==> flow/design.v <==
module master_device (CLK, reset, SDA, SCL, dir);
input CLK;
input reset;
inout reg SDA;
output wire SCL;
output reg dir;
localparam STATE_IDLE = 0;
localparam STATE_START = 1;
localparam STATE_ADDR = 2;
localparam STATE_RW = 3;
localparam STATE_WACK = 4;
localparam STATE_WACK2 = 5;
localparam STATE_WACK3 = 6;
localparam STATE_DATA = 7;
localparam STATE_INPUT_DATA = 8;
localparam STATE_WACK_TO_STOP = 9;
localparam STATE_WACK_TO_STOP2 = 10;
localparam STATE_WACK_TO_STOP_WAIT = 11;
localparam STATE_WACK_TO_STOP2_WAIT = 12;
localparam STATE_STOP = 13;
reg [7:0] state;  
reg [6:0] addr;  
reg [7:0] count;  
reg [7:0] data;  
reg [7:0] input_data;  
reg scl_enable = 0;  
reg resend = 0;  
reg SDA_level;  
reg diraction;  
reg RW;  
assign dir = diraction;
assign SCL = (scl_enable == 0) ? 1: ~CLK;
assign SDA = (dir == 0) ? SDA_level: 8'bZ;
always@(negedge CLK) begin
	if(reset == 1) begin
		scl_enable <= 0;
	end 
	else begin
		if((state == STATE_IDLE) || (state == STATE_START) || (state == STATE_STOP) || (state == STATE_WACK2) || (state == STATE_WACK_TO_STOP2)) begin
			scl_enable <= 0;
		end
		else begin
			scl_enable <= 1;
		end
	end
end
always@(posedge CLK) begin
	if(reset == 1) begin
		state <= 0;
		SDA_level <= 1;
		addr <= 7'b1100111;
		count <= 8'd0;
		data <= 8'b10101010;
		diraction <= 0;
		RW <= 0;
	end 
	else begin
		case(state)
		STATE_IDLE: begin  
			SDA_level <= 1;
			state <= STATE_START; 
			end
		STATE_START: begin  
			SDA_level <= 0;
			state <= STATE_ADDR; 
			count <= 6; 
			end
		STATE_ADDR: begin  
			SDA_level <= addr[count];			
			if(count == 0) state <= STATE_RW; 
			else count <= count - 1; 
			end
		STATE_RW: begin  
			if(RW == 0) begin
				SDA_level <= 0; 
			end
			if(RW == 1) begin
				SDA_level <= 1;
			end
			state <= STATE_WACK;
			end
		STATE_WACK: begin  
			diraction <= 1;
			if(RW == 0) begin
				state <= STATE_WACK2; 
				count <= 7;
				end
			if(RW == 1) begin
				state <= STATE_WACK3;
				count <= 7;
				end
			end
		STATE_WACK2: begin  
			if(SDA == 1) begin
				state <= STATE_STOP;
				SDA_level <= 0;
				diraction <= 0;
				end
			if(SDA == 0) begin
				state <= STATE_WACK_TO_STOP2_WAIT; 
				SDA_level <= 0;
				count <= 7;
				diraction <= 0;
				end
			end
		STATE_WACK3: begin  
			if(SDA == 1) begin
				state <= STATE_STOP; 
				SDA_level <= 0;
				diraction <= 0;
				end
			if(SDA == 0) begin
				state <= STATE_INPUT_DATA;
				count <= 7;
				diraction <= 1;
				end
			end
		STATE_DATA: begin
			diraction <= 0;
			SDA_level <= data[count];
			if(count == 0) state <= STATE_WACK_TO_STOP; 
			else count <= count - 1;
			end
		STATE_INPUT_DATA: begin
			diraction <= 1;
			input_data[count] <= SDA;
			if(count == 0) begin
				state <= STATE_WACK_TO_STOP2;
				diraction <= 0;
			end
			else begin 
				count <= count - 1;
			end
		end
		STATE_WACK_TO_STOP: begin 
			diraction <= 1;
			SDA_level <= 0;
			state <= STATE_WACK_TO_STOP_WAIT; 
			end
		STATE_WACK_TO_STOP2: begin 
			SDA_level <= 1;
			state <= STATE_WACK_TO_STOP2_WAIT; 
			end
		STATE_WACK_TO_STOP_WAIT: begin 
			state <= STATE_STOP; 
			end
		STATE_WACK_TO_STOP2_WAIT: begin 
			diraction <= 0;
			SDA_level <= 0;
			state <= STATE_STOP; 
			end
		STATE_STOP: begin  
			diraction <= 0;
			SDA_level <= 1;
			if(resend == 1) state <= STATE_IDLE;
			end
		endcase
	end
end
endmodule
# From RTL to reports: master_device
# What the tools print for master_device, step after step.
# Line numbers count from 1 in the design file above.
# Operators carry their Yosys type and port widths (W data, S select, Z words).
# Cell names lack the library's common part.
# Not given: n/a
[design]
top_module = "master_device"
clk_port = "CLK"
lib = "sky130hd"
lib_corner = "tt_025C_1v80"

# Elaborated design
# Counts by Yosys on the flattened word-level netlist (proc, flatten, opt, wreduce; memories kept). Register bits leave out memories and registers merged into their read ports (data or address). Print and check cells are left out. Cells with the same type and inputs are merged into one.
[word_totals]
reg_bits = 19
wordCells = 66
[classes]
addsub = 1
n_eq = 19
shift = 2
mux = 17
logic = 1
reduce_and_logical = 21
[ops]
columns = ["op", "count"]
rows = [
  ["$pmux W8 S12", 1],
  ["$eq A8 B4 Y1 const B", 6],
  ["$mux W8", 5],
  ["$eq A8 B3 Y1 const B", 4],
  ["$pmux W8 S4", 1],
  ["$eq A8 B2 Y1 const B", 2],
  ["$logic_not A8 Y1", 2],
  ["$reduce_bool A12 Y1", 1],
  ["$ne A2 B2 Y1 const B", 6],
  ["$reduce_or A4 Y1", 2],
  ["$shiftx A7 B8 Y1 const A", 1],
  ["$sub A8 B1 Y8 const B", 1],
  ["$eq A8 B1 Y1 const B", 1],
  ["$shiftx A8 B8 Y1 const A", 1],
  ["$reduce_bool A7 Y1", 1],
  ["$mux W1", 7],
  ["$reduce_or A2 Y1", 3],
  ["$reduce_or A3 Y1", 2],
  ["$reduce_bool A6 Y1", 1],
  ["$reduce_or A5 Y1", 1],
  ["$pmux W1 S5", 1],
  ["$logic_or A1 B1 Y1", 4],
  ["$reduce_and A4 Y1", 1],
  ["$reduce_bool A4 Y1", 1],
  ["$pmux W1 S4", 1],
  ["$reduce_and A3 Y1", 1],
  ["$mux W3", 1],
  ["$reduce_and A2 Y1", 1],
  ["$not A1 Y1", 1],
]

# Depth
# Longest topological path by Yosys (ltp), each cell counted once; first at word level (registers and memories cut), then after technology mapping (sequential cells cut; the memories' decode and read muxes count).
[depth]
word_depth = 6
abc_area = 0
ltp_mapped = 7

# After synthesis
# Source: synth_stat.txt of the flow (Yosys; design flattened, memories mapped). It holds for the ABC_AREA given above (unset counts as 0); a run with the other value may have another netlist.
[types]
columns = ["cell_type", "count", "type_area_um2"]
rows = [
  ["dfxtp_1", 21, 420.403],
  ["a21oi_1", 10, 50.048],
  ["nor2_1", 8, 30.029],
  ["nor3_1", 6, 30.029],
  ["ha_1", 2, 25.024],
  ["nor3b_2", 2, 25.024],
  ["nor4_1", 4, 25.024],
  ["buf_6", 2, 22.522],
  ["mux2i_1", 2, 20.019],
  ["nand2_1", 5, 18.768],
  ["nor2b_1", 3, 18.768],
  ["or3_1", 3, 18.768],
  ["a311oi_1", 2, 17.517],
  ["inv_1", 4, 15.014],
  ["nand3_1", 3, 15.014],
  ["o21a_1", 2, 15.014],
  ["o21ai_0", 3, 15.014],
  ["or4_1", 2, 15.014],
]
# Other cell types: 16; their cells: 18.
[synth_totals]
cells = 102
mapped_area_mm2 = 0.0009409
ff_cells = 21
buffers = 4

# 2 stored runs of master_device in the flow (synthesis by Yosys, layout by OpenROAD, sky130hd cells), in arbitrary order. Constraints: input delay and output delay 20% of the set period each, output load 0.01 pF.
# "total_power_uw" is the tool's figure for a default switching activity; nothing was simulated.

[[run]]
name = "flow run 1"
[run.settings]
period_ns = 3.02
CORE_UTILIZATION = 61
PLACE_DENSITY = 0.46
CORE_MARGIN = 2
CELL_PAD_IN_SITES_DETAIL_PLACEMENT = 0
GPL_ROUTABILITY_DRIVEN = 1
CAP_MARGIN = 40
MIN_ROUTING_LAYER = "met1"
SLEW_MARGIN = 20
[run.results]
ws_setup_ps = -55
final_hold_ws_ps = 416
timing.setup.tns_ps = -55
total_power_uw = 654.2
total_die_area_mm2 = 0.0018727
finalCellArea_mm2 = 0.0010135
yosys.chip_area_mm2 = 0.0009409

[[run]]
name = "flow run 2"
[run.settings]
period_ns = 1.94
CORE_UTILIZATION = 38
PLACE_DENSITY_LB_ADDON = 0.14
TNS_END_PERCENT = 50
CTS_CLUSTER_DIAMETER = 108
SLEW_MARGIN = 25
MAX_ROUTING_LAYER = "met4"
CAP_MARGIN = 20
CORE_MARGIN = 2
[run.results]
ws_setup_ps = -362
final_hold_ws_ps = 170
timing.setup.tns_ps = -377
total_power_uw = 1022
total_die_area_mm2 = 0.0028901
finalCellArea_mm2 = 0.001041
yosys.chip_area_mm2 = 0.0009409
